==> flow/design.v <==
module pc (
  input[31:0] next_address,
  input clk,
  input reset,
  input[31:0] initial_address,
  output reg[31:0] address
);
  always @(posedge clk) begin
    if (reset == 1'b1)
      address = initial_address;
    else 
      address = next_address;
  end
endmodule
==> Reports on pc <==
What the tools print for pc, step after step.
Lines are those of the file above, counted from 1.
Operators: Yosys type, input widths -> output width; for muxes data width and select width s.
Library cell names are shortened.
{ "inputs": {"design": "pc", "clk_port": "clk", "cell_library": "sky130hd", "lib_corner": "tt_025C_1v80"} }

==> After elaboration <==
Yosys after proc, flatten, opt, wreduce and memory -nomap, before mapping. Enables and synchronous resets that opt folds into registers are not counted as muxes. Memory bits, and registers merged into a memory's read port (data or address), are not among the register bits. Print and check cells are not counted. Equal cells are merged and count once.
{ "op_classes": {"n_mux": 1} }
{ "ops": {"columns": ["cell", "count"], "rows": [
  ["$mux 32", 1]
]} }
{ "bits": {"in_bits": 66, "out_inout_bits": 32, "register_bits": 32, "wordCells": 2} }

==> Longest topological paths <==
Depth = most cells in a row (Yosys ltp): at word level without a register or memory, in the mapped netlist without a sequential cell, where the memories' decode and read muxes count.
{ "depth": {"word_depth": 1, "abc_area": 1, "ltp_mapped": 5, "mapped_depth_nobuf": 3} }

==> Mapped cells and area <==
Source: synth_stat.txt of the flow (Yosys; design flattened, memories mapped). It holds for the ABC_AREA given above (unset counts as 0); a run with the other value may have another netlist.
{ "types": {"columns": ["cell", "count", "area_total_um2"], "rows": [
  ["dfxtp_1", 32, 640.614],
  ["nand2_1", 86, 322.81],
  ["nand2_2", 10, 62.56],
  ["clkbuf_8", 3, 41.29],
  ["buf_6", 3, 33.782],
  ["buf_12", 1, 20.019],
  ["inv_8", 1, 11.261]
]} }
{ "synth_totals": {"ffs": 32, "stdcells": 136, "area_um2": 1132.3, "buf_cells": 7, "seq_area_um2": 640.6} }

==> Timing after synthesis <==
Source: OpenSTA report_checks on the synthesized netlist (no wires, ideal clock, input and output delay 20% of the period each), path of least setup slack; recovery checks are left aside. Register names are those of the netlist, which keeps one name where synthesis merged equal registers.
{ "synth_path": {"path_type": "input-to-reg", "from": "input reset", "to": "register address[0]", "setup_slack_ns": 0.169, "arrival_time_ns": 0.524, "path_stages": 5, "required_time_ns": 0.692, "in_delay_ns": 0.161, "period_ns": 0.804, "setup_ns": 0.112, "n_path_buf": 2, "delay_ns": 0.475, "launch_ns": 0.161, "synth_period_reached_ns": 0.635} }
"delay_ns" is the arrival time less input delay plus setup time.
"path_stages" counts driving pins, that of a launching flip-flop among them; a cell with two outputs on the path counts twice.
"synth_period_reached_ns" = period - worst setup slack (recovery checks aside). The figure is calculated, with input and output delays left at 20% of the set period.
The rows between start and end are the longest chain of elaborated cells between them; the timing report does not say that the signal goes this way. Where chains are equally long, one stands for them.
A line is the first line of the expression or statement that the cell stems from. Yosys adds cells for indexed reads and writes and turns some case tables into memories.
{ "synth_via": {"path_cell_list": "buf_6 inv_8 buf_12 nand2_2 nand2_1", "elab_chain_cells": 1, "cells_between": 1, "lines_between": 1, "classes_between": "mux (1)"} }
{ "synth_rtl": {"columns": ["item", "line", "rtl"], "rows": [
  ["start, declared", 4, "input reset,"],
  ["$mux 32", 9, "if (reset == 1'b1)"],
  ["end, assigned", 10, "address = initial_address;"],
  ["end, assigned", 12, "address = next_address;"],
  ["end, declared", 6, "output reg[31:0] address"]
]} }

==> Path in the finished layout <==
From the final timing report of flow run A: the path of least setup slack in the routed layout; clock arrival at registers is part of the times.
{ "layout_path": {"path_type": "reg-to-output", "from": "register address[15]", "to": "output address[15]", "arrival_time_ns": 0.71, "required_time_ns": 0.67, "launch_ns": 0.27, "n_path_buf": 1, "setup_slack_ns": -0.03, "period_ns": 0.843, "out_delay_ns": 0.17, "path_stages": 2} }
{ "layout_via": {"path_cell_list": "dfxtp_1 buf_2", "elab_chain_cells": 0, "cells_between": 0, "lines_between": 0} }
{ "layout_rtl": {"columns": ["item", "line", "rtl"], "rows": [
  ["start, declared", 6, "output reg[31:0] address"],
  ["start, assigned", 10, "address = initial_address;"],
  ["start, assigned", 12, "address = next_address;"],
  ["end, declared", 6, null]
]} }

Record of 2 stored runs of the RTL-to-layout flow on pc, platform sky130hd. The runs are unordered. Constraints: input delay and output delay 20% of the set period each, output load 0.01 pF.
"period_reached_ns" is the run's clock period less its worst setup slack. It is reckoned from that one timing run; input and output delays stay at 20% of the period that was set.
"worst_path_time_ns": the worst setup path's part of the clock period (all of it between registers, 20% less for each end at a port) less its slack. A launch clock that arrives late makes it longer, a capture clock that arrives late makes it shorter.

Flow run A
==> flow/run.sh <==
#!/bin/bash
# the make line also repeats the synthesis and layout settings of config.mk as NAME=value (left out here)
make -C /OpenROAD-flow-scripts/flow DESIGN_CONFIG=/design/flow/config.mk WORK_HOME=/design/flow/orfs CLKGATE_MAP_FILE= finish
==> flow/config.mk <==
export PLATFORM = sky130hd
export DESIGN_NAME = pc
export DESIGN_NICKNAME = pc
export VERILOG_FILES = /design/flow/design.v
export SDC_FILE = /design/flow/constraint.sdc
export NUM_CORES = 4
export LEC_CHECK = 0
export ABC_AREA = 1
export CAP_MARGIN = 20
export CELL_PAD_IN_SITES_GLOBAL_PLACEMENT = 0
export CORE_MARGIN = 10
export CORE_UTILIZATION = 24
export CTS_CLUSTER_SIZE = 81
export GPL_TIMING_DRIVEN = 1
export PLACE_DENSITY_LB_ADDON = 0.07
export SLEW_MARGIN = 10
==> flow/constraint.sdc <==
create_clock -name core_clock -period 0.843 [get_ports {clk}]
set_input_delay 0.1686 -clock core_clock [delete_from_list [all_inputs] [get_ports {clk}]]
set_output_delay 0.1686 -clock core_clock [all_outputs]
set_load 0.01 [all_outputs]

==> results of flow run A, as JSON <==
{
  "dieArea_um2": 7865.9,
  "worst_path_time_ns": 0.71,
  "critical_path_kind": "reg-to-output",
  "tns_ns": -0.798,
  "layout_stdcell_area_um2": 2237.2,
  "fin_ws_ns": -0.034,
  "synthesis_area_um2": 1132.3,
  "period_reached_ns": 0.877
}

Flow run B
==> flow/run.sh <==
#!/bin/bash
# the make line also repeats the synthesis and layout settings of config.mk as NAME=value (left out here)
make -C /OpenROAD-flow-scripts/flow DESIGN_CONFIG=/design/flow/config.mk WORK_HOME=/design/flow/orfs CLKGATE_MAP_FILE= finish
==> flow/config.mk <==
export PLATFORM = sky130hd
export DESIGN_NAME = pc
export DESIGN_NICKNAME = pc
export VERILOG_FILES = /design/flow/design.v
export SDC_FILE = /design/flow/constraint.sdc
export NUM_CORES = 4
export LEC_CHECK = 0
export CAP_MARGIN = 20
export CELL_PAD_IN_SITES_DETAIL_PLACEMENT = 2
export CORE_ASPECT_RATIO = 0.92
export CORE_MARGIN = 2
export CORE_UTILIZATION = 19
export CTS_CLUSTER_DIAMETER = 172
export GPL_TIMING_DRIVEN = 0
export PLACE_DENSITY = 0.86
export SETUP_SLACK_MARGIN = 0.29
export SLEW_MARGIN = 20
==> flow/constraint.sdc <==
create_clock -name core_clock -period 0.991 [get_ports {clk}]
set_input_delay 0.1982 -clock core_clock [delete_from_list [all_inputs] [get_ports {clk}]]
set_output_delay 0.1982 -clock core_clock [all_outputs]
set_load 0.01 [all_outputs]

==> results of flow run B, as JSON <==
{
  "dieArea_um2": 6884.4,
  "worst_path_time_ns": 0.71,
  "critical_path_kind": "reg-to-output",
  "tns_ns": 0.000,
  "layout_stdcell_area_um2": 2323.5,
  "fin_ws_ns": 0.086,
  "synthesis_area_um2": 1184.9,
  "period_reached_ns": 0.905
}
